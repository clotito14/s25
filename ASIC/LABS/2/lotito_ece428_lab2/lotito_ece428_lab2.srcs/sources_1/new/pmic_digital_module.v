==> flow/design.v <==
`timescale 1ns / 1ps
module pmic_digital_module(
    input clk_i,
    input reset_i,
    input low_battery_i,
    input low_power_mode_i,
    input on_off_i,
    output reg_3v3_enable_o,
    output reg_2v5_enable_o,
    output reg_1v2_enable_o,
    output ready_o
    );
    parameter s_initial = 4'b0000;
    parameter       s_1 = 4'b0001;
    parameter       s_2 = 4'b0010;
    parameter       s_3 = 4'b0011;
    parameter       s_4 = 4'b0100;
    parameter       s_5 = 4'b0101;
    parameter       s_6 = 4'b0110;
    parameter       s_7 = 4'b0111;
    parameter       s_8 = 4'b1000; 
    parameter       s_9 = 4'b1001;
    parameter       t1 = 5;
    parameter       t2 = 6;
    parameter       t3 = 5;
    parameter       t4 = 3;
    parameter       t5 = 3;
    reg [3:0] current_state;
    reg [3:0] next_state;
    reg [31:0] cycle_count;
    reg [31:0] master_cycle_count;
    reg load_timer;
    initial begin
        current_state <= 0;
        cycle_count <= 0;
        load_timer <= 0;
    end
    always @(posedge clk_i) begin
        if (reset_i) begin
            current_state <= s_initial;
            master_cycle_count <= 0;
        end else begin
            current_state <= next_state;
            if (load_timer) begin
                master_cycle_count <= cycle_count;
            end else if (master_cycle_count != 0) begin
                master_cycle_count = master_cycle_count - 1;
            end
        end
    end
    always @(*) begin
        next_state = current_state;
        load_timer = 0;
        cycle_count = 0;
        case (current_state)
            s_initial: if (on_off_i && !low_battery_i) begin
                            next_state = s_1;
                            load_timer = 1;
                            cycle_count = t1;
                       end
                       else next_state = s_initial;
                  s_1: if (master_cycle_count == 0) begin
                            next_state = s_2;
                            load_timer = 1;
                            cycle_count = t2;
                       end else if (low_battery_i) begin 
                            next_state = s_4;
                            load_timer = 1;
                            cycle_count = t3;
                       end
                  s_2: if (master_cycle_count == 0) begin
                            next_state = s_3;
                       end else if (low_battery_i) begin 
                            next_state = s_4;
                            load_timer = 1;
                            cycle_count = t3;
                       end
                  s_3: if (!on_off_i || low_battery_i) begin
                            next_state = s_4;
                            load_timer = 1;
                            cycle_count = (t3-1);
                       end else if (low_power_mode_i) begin
                            next_state = s_8;
                            load_timer = 1;
                            cycle_count = t5;
                       end
                  s_4: if (master_cycle_count == 0) begin
                            next_state = s_5;
                            load_timer = 1;
                            cycle_count = t4;
                       end
                  s_5: if (master_cycle_count == 0) begin
                            next_state = s_6;
                            load_timer = 1;
                            cycle_count = t5;
                       end
                  s_6: if (master_cycle_count == 0) begin
                            next_state = s_7;
                       end
                  s_7: next_state = s_initial;
                  s_8: if (master_cycle_count == 0) begin
                            next_state = s_9;
                       end
                  s_9: if (!on_off_i || low_battery_i) begin
                            next_state = s_initial;
                       end else next_state = s_9;
              default: next_state = s_initial;
        endcase
    end
    assign reg_3v3_enable_o = (current_state == s_1) ||
                              (current_state == s_2) ||
                              (current_state == s_3) ||
                              (current_state == s_4) || 
                              (current_state == s_5) || 
                              (current_state == s_6) ||
                              (current_state == s_8);
    assign reg_2v5_enable_o = (current_state == s_2) ||
                              (current_state == s_3) ||
                              (current_state == s_4) ||
                              (current_state == s_5);
    assign reg_1v2_enable_o = (current_state == s_3) ||
                              (current_state == s_4) ||
                              (current_state == s_8) ||
                              (current_state == s_9);
    assign ready_o = (current_state == s_3) || (current_state == s_9);
endmodule
From RTL to reports: pmic_digital_module --
Tool output for the design above, in the order of the flow. Lines are those of the file above, counted from 1. A cell with - has no value.
Inputs: top pmic_digital_module, clock port clk_i, cell library sky130hd, library corner tt_025C_1v80

Word level --
Counts by Yosys on the flattened word-level netlist (proc, flatten, opt, wreduce; memories kept). Register bits leave out memories and registers merged into their read ports (data or address). Print and check cells are left out.
Operators by class: $add $sub $neg 1, $mul 0, div/mod/pow operators 0, $lt $le $gt $ge 0, equality and inequality tests 13, shift-type cells 0, muxes and demuxes 30, bitwise gates (word level) 0, reduce/logical cells 23
Operator list (number):
- 32-bit 2-to-1 mux | 2
- 4-bit 2-to-1 mux | 10
- 4-bit case mux with 9-bit select | 1
- 32-bit by 1-bit subtractor with 32-bit output with constant B | 1
- 32-bit zero test | 1
- 32-bit nonzero test | 1
- 3-bit case mux with 5-bit select | 1
- 3-bit 2-to-1 mux | 5
- 1-bit logical OR | 14
- 4-bit by 3-bit equality test with 1-bit output with constant B | 3
- 2-bit inequality test with constant B | 4
- 4-bit by 2-bit equality test with 1-bit output with constant B | 2
- 4-bit equality test with constant B | 2
- 1-bit 2-to-1 mux | 8
- 5-bit AND reduction | 1
- 1-bit case mux with 5-bit select | 1
- 4-bit by 1-bit equality test with 1-bit output with constant B | 1
- 4-bit zero test | 1
- 2-bit 2-to-1 mux | 2
- 3-bit inequality test with constant B | 1
- 1-bit zero test | 2
- 2-bit nonzero test | 1
- 2-bit OR reduction | 1
- 1-bit logical AND | 1
Bit counts: register bits 36, latch bits 0, RAM bits 0, bits in read-only memories 0, clocked read ports x word width 0, memories 0, bits of input ports 5, output and inout port bits 4, cells after elaboration 69

Depth --
Longest topological path by Yosys (ltp), each cell counted once; first at word level (registers and memories cut), then after technology mapping (sequential cells cut; the memories' decode and read muxes count).
Depth: word-level depth 7, ABC_AREA 0, mapped depth 10, gate-level depth less buffers 7

After synthesis --
Source: synth_stat.txt of the flow (Yosys; design flattened, memories mapped). It holds for the ABC_AREA given above (unset counts as 0); a run with the other value may have another netlist. Totals and module areas in this step are rounded.
Cell types (number):
- sky130_fd_sc_hd__dfxtp_1 | 36
- sky130_fd_sc_hd__nor3_2 | 21
- sky130_fd_sc_hd__a211oi_2 | 10
- sky130_fd_sc_hd__o31ai_1 | 13
- sky130_fd_sc_hd__xnor2_1 | 10
- sky130_fd_sc_hd__or3_1 | 13
- sky130_fd_sc_hd__xor2_1 | 9
- sky130_fd_sc_hd__nor2_1 | 20
- sky130_fd_sc_hd__nor3_1 | 12
- sky130_fd_sc_hd__or4_1 | 8
- sky130_fd_sc_hd__buf_6 | 4
- sky130_fd_sc_hd__clkbuf_1 | 12
- sky130_fd_sc_hd__a21oi_1 | 8
- sky130_fd_sc_hd__nand4_1 | 6
- sky130_fd_sc_hd__nand2b_1 | 5
- sky130_fd_sc_hd__nor4_1 | 5
- sky130_fd_sc_hd__a211oi_1 | 4
- sky130_fd_sc_hd__buf_2 | 6
Other cell types: 40; their cells: 70.
Mapped netlist: cells in the netlist 272, chip area (Yosys) 2400 um^2, area of sequential cells 720 um^2, flip-flops 36

Worst setup path after synthesis --
Path of least setup slack by OpenSTA after synthesis, without wires, with an ideal clock, recovery checks aside; 20% of the period is set as input and as output delay. Where synthesis merged equal registers, the netlist keeps one of their names.
Timing path after synthesis: kind register to register, start reg master_cycle_count[0], end reg master_cycle_count[28], clock period 2.48 ns, library setup time 0.116 ns, launch time at the first pin 0.000 ns, arrival 2.376 ns, data required time 2.364 ns, slack -0.012 ns, path delay 2.492 ns, driving pins on the path 11, path buffers 3, synthesis period reached 2.492 ns
"path delay" is the arrival time less input delay plus setup time. "driving pins on the path" counts driving pins, that of a launching flip-flop among them; a cell with two outputs on the path counts twice. "synthesis period reached" is the clock period less the worst setup slack; recovery checks do not enter. This is arithmetic on one report: input and output delays are still those of the set period (20% each). Between the ends stands the longest chain of elaborated cells between them, by number of cells; it is not shown to be the way that was timed. Of several equally long chains one is given. A line is the first line of the expression or statement that the cell stems from. Yosys adds cells for indexed reads and writes and turns some case tables into memories. At most two assigning lines are given for a register; there are more.
Between the ends, after synthesis: cell sequence sky130_fd_sc_hd__dfxtp_1 > sky130_fd_sc_hd__inv_1 > sky130_fd_sc_hd__ha_1 > sky130_fd_sc_hd__or4b_4 > sky130_fd_sc_hd__or3_1 > sky130_fd_sc_hd__buf_2 > sky130_fd_sc_hd__nor3_2 > sky130_fd_sc_hd__a211o_1 > sky130_fd_sc_hd__buf_6 > sky130_fd_sc_hd__buf_12 > sky130_fd_sc_hd__nor3_2, length of the longest elaborated chain 4, elaborated cells between the ends (all ways) 10
Ends and longest elaborated chain, after synthesis:
- start: declaration | RTL line 31 | reg [31:0] master_cycle_count;
- start: assignment | RTL line 45 | master_cycle_count <= cycle_count;
- start: assignment | RTL line 47 | master_cycle_count = master_cycle_count - 1;
- 32-bit zero test | RTL line 87 | s_4: if (master_cycle_count == 0) begin
- 1-bit 2-to-1 mux | RTL line 87
- 1-bit case mux with 5-bit select | RTL line 55 | case (current_state)
- 32-bit 2-to-1 mux | RTL line 44 | if (load_timer) begin
- end: assignment | RTL line 45
- end: assignment | RTL line 47
- end: declaration | RTL line 31

Worst path after layout --
From the final timing report of job 1: the path of least setup slack in the routed layout; clock arrival at registers is part of the times.
Timing path post-layout: kind register to register, start reg master_cycle_count[0], end reg master_cycle_count[0], clock period 3.99 ns, library setup time 0.08 ns, launch time at the first pin 0.29 ns, arrival 3.25 ns, data required time 4.20 ns, slack 0.95 ns, driving pins on the path 9, path buffers 1
Between the ends stands the longest chain of elaborated cells between them, by number of cells; it is not shown to be the way that was timed. Of several equally long chains one is given. At most two assigning lines are given for a register; there are more.
Between the ends, post-layout: cell sequence sky130_fd_sc_hd__dfxtp_1 > sky130_fd_sc_hd__inv_1 > sky130_fd_sc_hd__ha_1 > sky130_fd_sc_hd__or4b_4 > sky130_fd_sc_hd__or3_1 > sky130_fd_sc_hd__o311ai_4 > sky130_fd_sc_hd__a311oi_4 > sky130_fd_sc_hd__buf_4 > sky130_fd_sc_hd__o32ai_1, length of the longest elaborated chain 4, elaborated cells between the ends (all ways) 14
Ends and longest elaborated chain, post-layout:
- start: declaration | RTL line 31 | reg [31:0] master_cycle_count;
- start: assignment | RTL line 45 | master_cycle_count <= cycle_count;
- start: assignment | RTL line 47 | master_cycle_count = master_cycle_count - 1;
- 32-bit zero test | RTL line 87 | s_4: if (master_cycle_count == 0) begin
- 2-bit 2-to-1 mux | RTL line 87
- 3-bit case mux with 5-bit select | RTL line 55 | case (current_state)
- 32-bit 2-to-1 mux | RTL line 44 | if (load_timer) begin
- end: assignment | RTL line 45
- end: assignment | RTL line 47
- end: declaration | RTL line 31

Memo
Re: implementation data of pmic_digital_module

pmic_digital_module through Yosys and OpenROAD on sky130hd: 2 stored runs, unordered, with their settings and measured results. The constraints put input and output delay at 20% of the set period each and load the outputs with 0.01 pF.
"achieved period" is the run's clock period less its worst setup slack. It is reckoned from that one timing run; input and output delays stay at 20% of the period that was set.
"critical path time" = time allowed to the worst setup path (clock period - input delay - output delay, where it has them) - its slack; a late launch clock adds to it, a late capture clock takes from it.
Measured values are rounded.

[job 1] flow files
==> flow/run.sh <==
#!/bin/bash
# the make line also repeats the synthesis and layout settings of config.mk as NAME=value (left out here)
make -C /OpenROAD-flow-scripts/flow DESIGN_CONFIG=/design/flow/config.mk WORK_HOME=/design/flow/orfs CLKGATE_MAP_FILE= finish
==> flow/config.mk <==
export PLATFORM = sky130hd
export DESIGN_NAME = pmic_digital_module
export DESIGN_NICKNAME = pmic_digital_module
export VERILOG_FILES = /design/flow/design.v
export SDC_FILE = /design/flow/constraint.sdc
export NUM_CORES = 4
export LEC_CHECK = 0
export ABC_AREA = 0
export CAP_MARGIN = 10
export CORE_MARGIN = 2
export CORE_UTILIZATION = 58
export GPL_ROUTABILITY_DRIVEN = 0
export PLACE_DENSITY_LB_ADDON = 0.26
export SETUP_SLACK_MARGIN = -0.16
export SLEW_MARGIN = 20
export TNS_END_PERCENT = 100
==> flow/constraint.sdc <==
create_clock -name core_clock -period 3.99 [get_ports {clk_i}]
set_input_delay 0.7980 -clock core_clock [delete_from_list [all_inputs] [get_ports {clk_i}]]
set_output_delay 0.7980 -clock core_clock [all_outputs]
set_load 0.01 [all_outputs]

[job 1] result: synthesis area 2400 um^2; area inside the die boundary 4800 um^2; standard-cell area after layout 2600 um^2; setup slack of the worst path 0.95 ns; worst hold slack after layout 0.50 ns; achieved period 3.042 ns; critical path time 3.04 ns; worst path kind register to register

[job 2] flow files
==> flow/run.sh <==
#!/bin/bash
# the make line also repeats the synthesis and layout settings of config.mk as NAME=value (left out here)
make -C /OpenROAD-flow-scripts/flow DESIGN_CONFIG=/design/flow/config.mk WORK_HOME=/design/flow/orfs CLKGATE_MAP_FILE= finish
==> flow/config.mk <==
export PLATFORM = sky130hd
export DESIGN_NAME = pmic_digital_module
export DESIGN_NICKNAME = pmic_digital_module
export VERILOG_FILES = /design/flow/design.v
export SDC_FILE = /design/flow/constraint.sdc
export NUM_CORES = 4
export LEC_CHECK = 0
export ABC_AREA = 0
export CAP_MARGIN = 0
export CORE_ASPECT_RATIO = 0.57
export CORE_MARGIN = 2
export CORE_UTILIZATION = 23
export GPL_TIMING_DRIVEN = 1
export MAX_ROUTING_LAYER = met4
export MIN_ROUTING_LAYER = met2
export PLACE_DENSITY = 0.48
export SETUP_SLACK_MARGIN = 1.04
export SLEW_MARGIN = 35
==> flow/constraint.sdc <==
create_clock -name core_clock -period 4.12 [get_ports {clk_i}]
set_input_delay 0.8240 -clock core_clock [delete_from_list [all_inputs] [get_ports {clk_i}]]
set_output_delay 0.8240 -clock core_clock [all_outputs]
set_load 0.01 [all_outputs]

[job 2] result: synthesis area 2400 um^2; area inside the die boundary 12000 um^2; standard-cell area after layout 2800 um^2; setup slack of the worst path 1.2 ns; worst hold slack after layout 0.50 ns; achieved period 2.946 ns; critical path time 2.12 ns; worst path kind register to output
